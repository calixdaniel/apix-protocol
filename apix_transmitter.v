==> flow/design.v <==
module apix_transmitter (
    input wire        clk,          
    input wire        rst_n,        
    input wire [23:0] pixel_data,   
    input wire        pixel_valid,  
    output reg        apix_data,    
    output wire       apix_clk      
);
    reg [31:0] frame_counter;        
    reg [15:0] line_counter;         
    reg [7:0]  crc;                  
    reg [23:0] pixel_buffer;         
    reg [7:0]  serdes_data;          
    reg [2:0]  serdes_counter;       
    reg        data_ready;           
    localparam IDLE = 2'b00, SYNC = 2'b01, DATA = 2'b10, CRC = 2'b11;
    reg [1:0]  state, next_state;
    assign apix_clk = clk;
    always @(posedge clk or negedge rst_n) begin
        if (!rst_n) begin
            state <= IDLE;
            frame_counter <= 0;
            line_counter <= 0;
            crc <= 8'h00;
            serdes_counter <= 0;
            data_ready <= 0;
        end else begin
            state <= next_state;
            if (state == SYNC) begin
                frame_counter <= frame_counter + 1;
                line_counter <= 0;
            end else if (state == DATA && pixel_valid) begin
                line_counter <= line_counter + 1;
            end
            if (state == DATA && pixel_valid) begin
                crc <= crc ^ pixel_data[7:0] ^ pixel_data[15:8] ^ pixel_data[23:16];
                pixel_buffer <= pixel_data;
            end
            if (serdes_counter == 3'b111) begin
                serdes_counter <= 0;
                data_ready <= 1;  
            end else begin
                serdes_counter <= serdes_counter + 1;
                data_ready <= 0;
            end
        end
    end
    always @(*) begin
        case (state)
            IDLE: next_state = (pixel_valid) ? SYNC : IDLE;
            SYNC: next_state = DATA;
            DATA: next_state = (line_counter == 1079) ? CRC : DATA;  
            CRC:  next_state = IDLE;  
            default: next_state = IDLE;
        endcase
    end
    always @(*) begin
        case (state)
            SYNC: serdes_data = 8'hFF;  
            DATA: begin
                case (serdes_counter)
                    3'b000: serdes_data = pixel_buffer[23:16];  
                    3'b001: serdes_data = pixel_buffer[15:8];   
                    3'b010: serdes_data = pixel_buffer[7:0];    
                    default: serdes_data = 8'h00;  
                endcase
            end
            CRC:  serdes_data = crc;  
            default: serdes_data = 8'h00;
        endcase
    end
    always @(posedge clk or negedge rst_n) begin
        if (!rst_n) begin
            apix_data <= 0;
        end else if (data_ready) begin
            apix_data <= serdes_data[serdes_counter];  
        end
    end
endmodule
Reports on apix_transmitter --
The steps from the RTL of apix_transmitter to its reports follow in flow order. Line numbers count from 1 in the design file above. Operators carry their Yosys type and port widths (W data, S select, Z words). Cell names lack the library's common part. Not given: -
Inputs: top apix_transmitter, clock input clk, cell library sky130hd, library corner tt_025C_1v80

Word level --
Yosys after proc, flatten, opt, wreduce and memory -nomap, before mapping. Memory bits, and registers merged into a memory's read port (data or address), are not among the register bits. Print and check cells are not counted. Equal cells are merged and count once.
Storage and ports: bits in registers 55, bits in latches 0, RAM bits 0, memory bits (read-only) 0, word width x clocked read ports 0, memory cells 0, input bits 27, output and inout port bits 2, cells after elaboration 34
Cells by class: add/subtract/negate cells 2, $mul 0, divide/modulo/power cells 0, $lt $le $gt $ge 0, eq/ne operators 7, shift-type cells 1, muxes and demuxes 9, bitwise gates (word level) 3, reductions and logical operators 5
Operators by type and width (count):
- $pmux W8 S3 | 2
- $mux W16 | 2
- $xor A8 B8 Y8 | 3
- $add A16 B1 Y16 const B | 1
- $eq A16 B11 Y1 const B | 1
- $shiftx A8 B3 Y1 | 1
- $pmux W2 S4 | 1
- $eq A2 B2 Y1 const B | 2
- $add A3 B1 Y3 const B | 1
- $eq A3 B1 Y1 const B | 1
- $eq A3 B2 Y1 const B | 1
- $eq A3 B3 Y1 const B | 1
- $logic_not A3 Y1 | 1
- $mux W3 | 1
- $mux W1 | 3
- $eq A2 B1 Y1 const B | 1
- $logic_not A2 Y1 | 1
- $reduce_and A2 Y1 | 1
- $reduce_bool A2 Y1 | 1
- $logic_and A1 B1 Y1 | 1

Logic depth --
Depth = most cells in a row (Yosys ltp): at word level without a register or memory, in the mapped netlist without a sequential cell, where the memories' decode and read muxes count.
Depth: depth in word-level cells 4, ABC_AREA 0, gate-level depth with buffers 8, depth with buffers taken out 7

Netlist --
Source: synth_stat.txt of the flow (Yosys; design flattened, memories mapped). It holds for the ABC_AREA given above (unset counts as 0); a run with the other value may have another netlist. The area totals of this step are shown rounded.
Synthesis totals: cell count 198, synthesis area 2380 um2, sequential area 1370 um2, mapped flip-flops 51, buffers 5
Cell types:
- dfrtp_1 | count 32, area in all 800.768 um2
- edfxtp_1 | count 18, area in all 540.518 um2
- xor2_1 | count 24, area in all 210.202 um2
- xnor2_1 | count 12, area in all 105.101 um2
- nor2_1 | count 25, area in all 93.84 um2
- ha_1 | count 6, area in all 75.072 um2
- a222oi_1 | count 6, area in all 60.058 um2
- nand2_1 | count 12, area in all 45.043 um2
- a21oi_1 | count 6, area in all 30.029 um2
- o31ai_1 | count 4, area in all 30.029 um2
- dfstp_2 | count 1, area in all 26.275 um2
- inv_1 | count 6, area in all 22.522 um2
- nand4_4 | count 1, area in all 21.27 um2
- nor4_4 | count 1, area in all 21.27 um2
- mux2i_1 | count 2, area in all 20.019 um2
- nand3_1 | count 4, area in all 20.019 um2
- o21ai_0 | count 4, area in all 20.019 um2
- and3_1 | count 3, area in all 18.768 um2
Not listed: further types 21, cells in them 31.

## Implementation results

Top module apix_transmitter; platform sky130hd; tools Yosys and OpenROAD; 2 stored runs in no particular order. Input and output delays are each 20% of the period that was set; the output load is 0.01 pF.
"overall power" rests on the timing tool's default activity at the inputs, not on a simulated workload.
The results are shown rounded.

* Job 1 | settings: period_ns 2.23; CORE_UTILIZATION 43; PLACE_DENSITY_LB_ADDON 0.2; CORE_ASPECT_RATIO 0.94; CELL_PAD_IN_SITES_GLOBAL_PLACEMENT 2; GPL_ROUTABILITY_DRIVEN 0; SLEW_MARGIN 25; CAP_MARGIN 20; CORE_MARGIN 2 | results: worst hold slack 0.470 ns; Yosys chip area after synthesis 2380 um2; full die area 6150 um2; utilization after layout 54.0 %; worst setup slack after layout 0.167 ns; overall power 1.82 mW
* Job 2 | settings: period_ns 4.07; CORE_UTILIZATION 48; SETUP_SLACK_MARGIN -0.4; PLACE_DENSITY_LB_ADDON 0.08; CORE_ASPECT_RATIO 1.95; CORE_MARGIN 10; CELL_PAD_IN_SITES_GLOBAL_PLACEMENT 0; CELL_PAD_IN_SITES_DETAIL_PLACEMENT 0; ABC_AREA 0; GPL_ROUTABILITY_DRIVEN 0; CTS_CLUSTER_DIAMETER 55; CAP_MARGIN 25; MIN_ROUTING_LAYER met2; MAX_ROUTING_LAYER met4; SLEW_MARGIN 20 | results: worst hold slack 0.476 ns; Yosys chip area after synthesis 2380 um2; full die area 8340 um2; utilization after layout 59.7 %; worst setup slack after layout 0.516 ns; overall power 0.992 mW
