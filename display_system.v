==> flow/design.v <==
`timescale 1ns / 1ps
module display_system (
    input wire clk,              
    input wire reset,            
    input wire [23:0] pixel_data,  
    output reg [7:0] r,          
    output reg [7:0] g,          
    output reg [7:0] b,          
    output reg hsync,            
    output reg vsync             
);
    reg [10:0] h_count;
    reg [9:0] v_count;
    localparam H_TOTAL = 800;
    localparam H_DISPLAY = 640;
    localparam H_FRONT_PORCH = 16;
    localparam H_SYNC_PULSE = 96;
    localparam V_TOTAL = 525;
    localparam V_DISPLAY = 480;
    localparam V_FRONT_PORCH = 10;
    localparam V_SYNC_PULSE = 2;
    always @(posedge clk or posedge reset) begin
        if (reset) begin
            h_count <= 0;
            v_count <= 0;
            hsync <= 1;
            vsync <= 1;
        end else begin
            if (h_count < H_TOTAL - 1) begin
                h_count <= h_count + 1;
            end else begin
                h_count <= 0;
                if (v_count < V_TOTAL - 1) begin
                    v_count <= v_count + 1;
                end else begin
                    v_count <= 0;
                end
            end
            if (h_count < H_SYNC_PULSE) begin
                hsync <= 0;
            end else begin
                hsync <= 1;
            end
            if (v_count < V_SYNC_PULSE) begin
                vsync <= 0;
            end else begin
                vsync <= 1;
            end
            if (h_count < H_DISPLAY && v_count < V_DISPLAY) begin
                r <= pixel_data[23:16];  
                g <= pixel_data[15:8];   
                b <= pixel_data[7:0];    
            end else begin
                r <= 0;
                g <= 0;
                b <= 0;
            end
        end
    end
endmodule
* From RTL to reports: display_system
What the tools print for display_system, step after step.
Line numbers count from 1 in the design file above.
Operators carry their Yosys type and port widths (W data, S select, Z words).
Cell names lack the library's common part.
Not given: --
- Top :: display_system
- Clock port :: clk
- Cell library :: sky130hd
- Corner :: tt_025C_1v80

* Word level
Source: Yosys, flattened and elaborated, memories not mapped. Widths are those after wreduce; folded enables and synchronous resets count as part of the registers. Registers that Yosys merges into a memory's read port (data or address) are not register bits. Print and check cells do not count. Equal cells are merged and count once.
- Register bits after elaboration :: 47
- Input port bits :: 26
- Output and inout port bits :: 26
- Cells after elaboration :: 20
- Add/subtract/negate cells :: 2
- Magnitude comparators :: 6
- Multiplexer cells :: 4
- Reduce/logical cells :: 1
** Operators by type and width (count)
- $lt A11 B10 Y1 const B :: 2
- $add A11 B1 Y11 const B :: 1
- $lt A11 B7 Y1 const B :: 1
- $mux W11 :: 1
- $add A10 B1 Y10 const B :: 1
- $lt A10 B10 Y1 const B :: 1
- $lt A10 B2 Y1 const B :: 1
- $lt A10 B9 Y1 const B :: 1
- $mux W10 :: 1
- $mux W1 :: 2
- $logic_and A1 B1 Y1 :: 1

* Longest topological paths
Longest topological path by Yosys (ltp), each cell counted once; first at word level (registers and memories cut), then after technology mapping (sequential cells cut; the memories' decode and read muxes count).
- Word-level depth :: 2
- ABC_AREA :: 0
- Mapped depth :: 5
- Mapped depth without buffers :: 5

* After synthesis
The flow's flattened synthesis, as Yosys stat reports it; memories are mapped. The netlist is that of the ABC_AREA named above (0 if unset); the other value can give another one.
Totals and module areas in this step are rounded.
** Cells by type
- edfxtp_1 :: count 24, total area 720.691 um^2
- dfrtp_1 :: count 21, total area 525.504 um^2
- and2_1 :: count 27, total area 168.912 um^2
- a22o_1 :: count 6, total area 52.55 um^2
- dfstp_2 :: count 2, total area 52.55 um^2
- nor2_1 :: count 12, total area 45.043 um^2
- and3_1 :: count 7, total area 43.792 um^2
- xor2_1 :: count 5, total area 43.792 um^2
- o21ai_0 :: count 7, total area 35.034 um^2
- nand2_1 :: count 8, total area 30.029 um^2
- ha_1 :: count 2, total area 25.024 um^2
- nand3_1 :: count 5, total area 25.024 um^2
- nor2b_1 :: count 3, total area 18.768 um^2
- xnor2_1 :: count 2, total area 17.517 um^2
- clkbuf_1 :: count 4, total area 15.014 um^2
- nor4b_2 :: count 1, total area 15.014 um^2
- or4_1 :: count 2, total area 15.014 um^2
- a211oi_2 :: count 1, total area 12.512 um^2
Other cell types: 18; their cells: 22.
- Cell count :: 161
- Cell area after synthesis :: 2020 um^2
- Sequential part of the area :: 1300 um^2
- Mapped flip-flops :: 47
- Buffer cells :: 5

* Path before layout
Path of least setup slack by OpenSTA after synthesis, without wires, with an ideal clock, recovery checks aside; 20% of the period is set as input and as output delay. Where synthesis merged equal registers, the netlist keeps one of their names.
- Path type :: in2reg
- From :: input port reset
- To :: register b[0]
- Period :: 2.94 ns
- Input delay :: 0.588 ns
- Setup time :: 0.403 ns
- Time at the first pin :: 0.588 ns
- Data arrival time :: 1.531 ns
- Required time :: 2.537 ns
- Setup slack :: 1.007 ns
- Path delay :: 1.346 ns
- Stages :: 1
- Buffers on the path :: 0
- Synthesis period reached :: 1.933 ns
"path delay" is the arrival time less input delay plus setup time.
"stages" counts driving pins, that of a launching flip-flop among them; a cell with two outputs on the path counts twice.
"synthesis period reached" = period - worst setup slack (recovery checks aside). The figure is calculated, with input and output delays left at 20% of the set period.
- Path through :: inv_1
- Cells in the longest elaborated chain :: 0
- Elaborated cells on any way between the ends :: 0
- RTL lines with such cells :: 0
** Ends and longest elaborated chain, after synthesis
- from (decl) :: RTL line 4 : input wire reset,
- to (assign) :: RTL line 52 : b <= pixel_data[7:0];
- to (assign) :: RTL line 56 : b <= 0;
- to (decl) :: RTL line 8 : output reg [7:0] b,

* Timing after layout
From the final timing report of run B: the path of least setup slack in the routed layout; clock arrival at registers is part of the times.
- Path type :: reg2reg
- From :: register v_count[5]
- To :: register v_count[6]
- Period :: 1.19 ns
- Setup time :: 0.06 ns
- Time at the first pin :: 0.31 ns
- Data arrival time :: 2.06 ns
- Required time :: 1.44 ns
- Setup slack :: -0.62 ns
- Stages :: 6
- Buffers on the path :: 1
The rows between start and end are the longest chain of elaborated cells between them; the timing report does not say that the signal goes this way. Where chains are equally long, one stands for them.
Each line given opens the expression or statement behind the cell; cells for indexed reads and writes are added by Yosys, which also makes memories of some case tables.
At most two assigning lines are given for a register; there are more.
- Path through :: dfrtp_1 -> or4_4 -> o21a_4 -> buf_4 -> o21ai_1 -> a22o_1
- Cells in the longest elaborated chain :: 2
- Elaborated cells on any way between the ends :: 3
- RTL lines with such cells :: 2
- Those cells by class :: add/sub (1); compare (1); mux (1)
** Ends and longest elaborated chain, post-layout
- from (decl) :: RTL line 13 : reg [9:0] v_count;
- from (assign) :: RTL line 25 : v_count <= 0;
- from (assign) :: RTL line 34 : v_count <= v_count + 1;
- $add A10 B1 Y10 :: RTL line 34
- $mux W10 :: RTL line 33 : if (v_count < V_TOTAL - 1) begin
- to (assign) :: RTL line 34
- to (assign) :: RTL line 36 : v_count <= 0;
- to (decl) :: RTL line 13

Hand-over note for display_system

Record of 2 stored runs of the RTL-to-layout flow on display_system, platform sky130hd. The runs are unordered. Constraints: input delay and output delay 20% of the set period each, output load 0.01 pF.
"period achieved": clock period set for the run, less the worst setup slack. It is reckoned from that one timing run; input and output delays stay at 20% of the period that was set.
Measured values are rounded.

* Run A
** Files
==> flow/run.sh <==
#!/bin/bash
# the make line also repeats the synthesis and layout settings of config.mk as NAME=value (left out here)
make -C /OpenROAD-flow-scripts/flow DESIGN_CONFIG=/design/flow/config.mk WORK_HOME=/design/flow/orfs CLKGATE_MAP_FILE= finish
==> flow/config.mk <==
export PLATFORM = sky130hd
export DESIGN_NAME = display_system
export DESIGN_NICKNAME = display_system
export VERILOG_FILES = /design/flow/design.v
export SDC_FILE = /design/flow/constraint.sdc
export NUM_CORES = 4
export LEC_CHECK = 0
export ABC_AREA = 0
export CAP_MARGIN = 20
export CELL_PAD_IN_SITES_DETAIL_PLACEMENT = 0
export CELL_PAD_IN_SITES_GLOBAL_PLACEMENT = 1
export CORE_MARGIN = 2
export CORE_UTILIZATION = 71
export MAX_ROUTING_LAYER = met5
export MIN_ROUTING_LAYER = met1
export PLACE_DENSITY_LB_ADDON = 0.12
export SLEW_MARGIN = 20
==> flow/constraint.sdc <==
create_clock -name core_clock -period 1.78 [get_ports {clk}]
set_input_delay 0.3560 -clock core_clock [delete_from_list [all_inputs] [get_ports {clk}]]
set_output_delay 0.3560 -clock core_clock [all_outputs]
set_load 0.01 [all_outputs]
** Results
No results, placement failed with FLW-0024.

* Run B
** Files
==> flow/run.sh <==
#!/bin/bash
# the make line also repeats the synthesis and layout settings of config.mk as NAME=value (left out here)
make -C /OpenROAD-flow-scripts/flow DESIGN_CONFIG=/design/flow/config.mk WORK_HOME=/design/flow/orfs CLKGATE_MAP_FILE= finish
==> flow/config.mk <==
export PLATFORM = sky130hd
export DESIGN_NAME = display_system
export DESIGN_NICKNAME = display_system
export VERILOG_FILES = /design/flow/design.v
export SDC_FILE = /design/flow/constraint.sdc
export NUM_CORES = 4
export LEC_CHECK = 0
export CAP_MARGIN = 20
export CELL_PAD_IN_SITES_DETAIL_PLACEMENT = 2
export CORE_MARGIN = 2
export CORE_UTILIZATION = 30
export GPL_ROUTABILITY_DRIVEN = 0
export MAX_ROUTING_LAYER = met5
export MIN_ROUTING_LAYER = met1
export SETUP_SLACK_MARGIN = 0.07
export SLEW_MARGIN = 10
export TNS_END_PERCENT = 95
==> flow/constraint.sdc <==
create_clock -name core_clock -period 1.19 [get_ports {clk}]
set_input_delay 0.2380 -clock core_clock [delete_from_list [all_inputs] [get_ports {clk}]]
set_output_delay 0.2380 -clock core_clock [all_outputs]
set_load 0.01 [all_outputs]
** Results
- Synthesized cell area :: 2020 um^2
- Die outline area :: 7400 um^2
- Standard-cell area of the final layout :: 3380 um^2
- Worst setup slack after layout :: -0.616 ns
- Period achieved :: 1.806 ns

End of note.
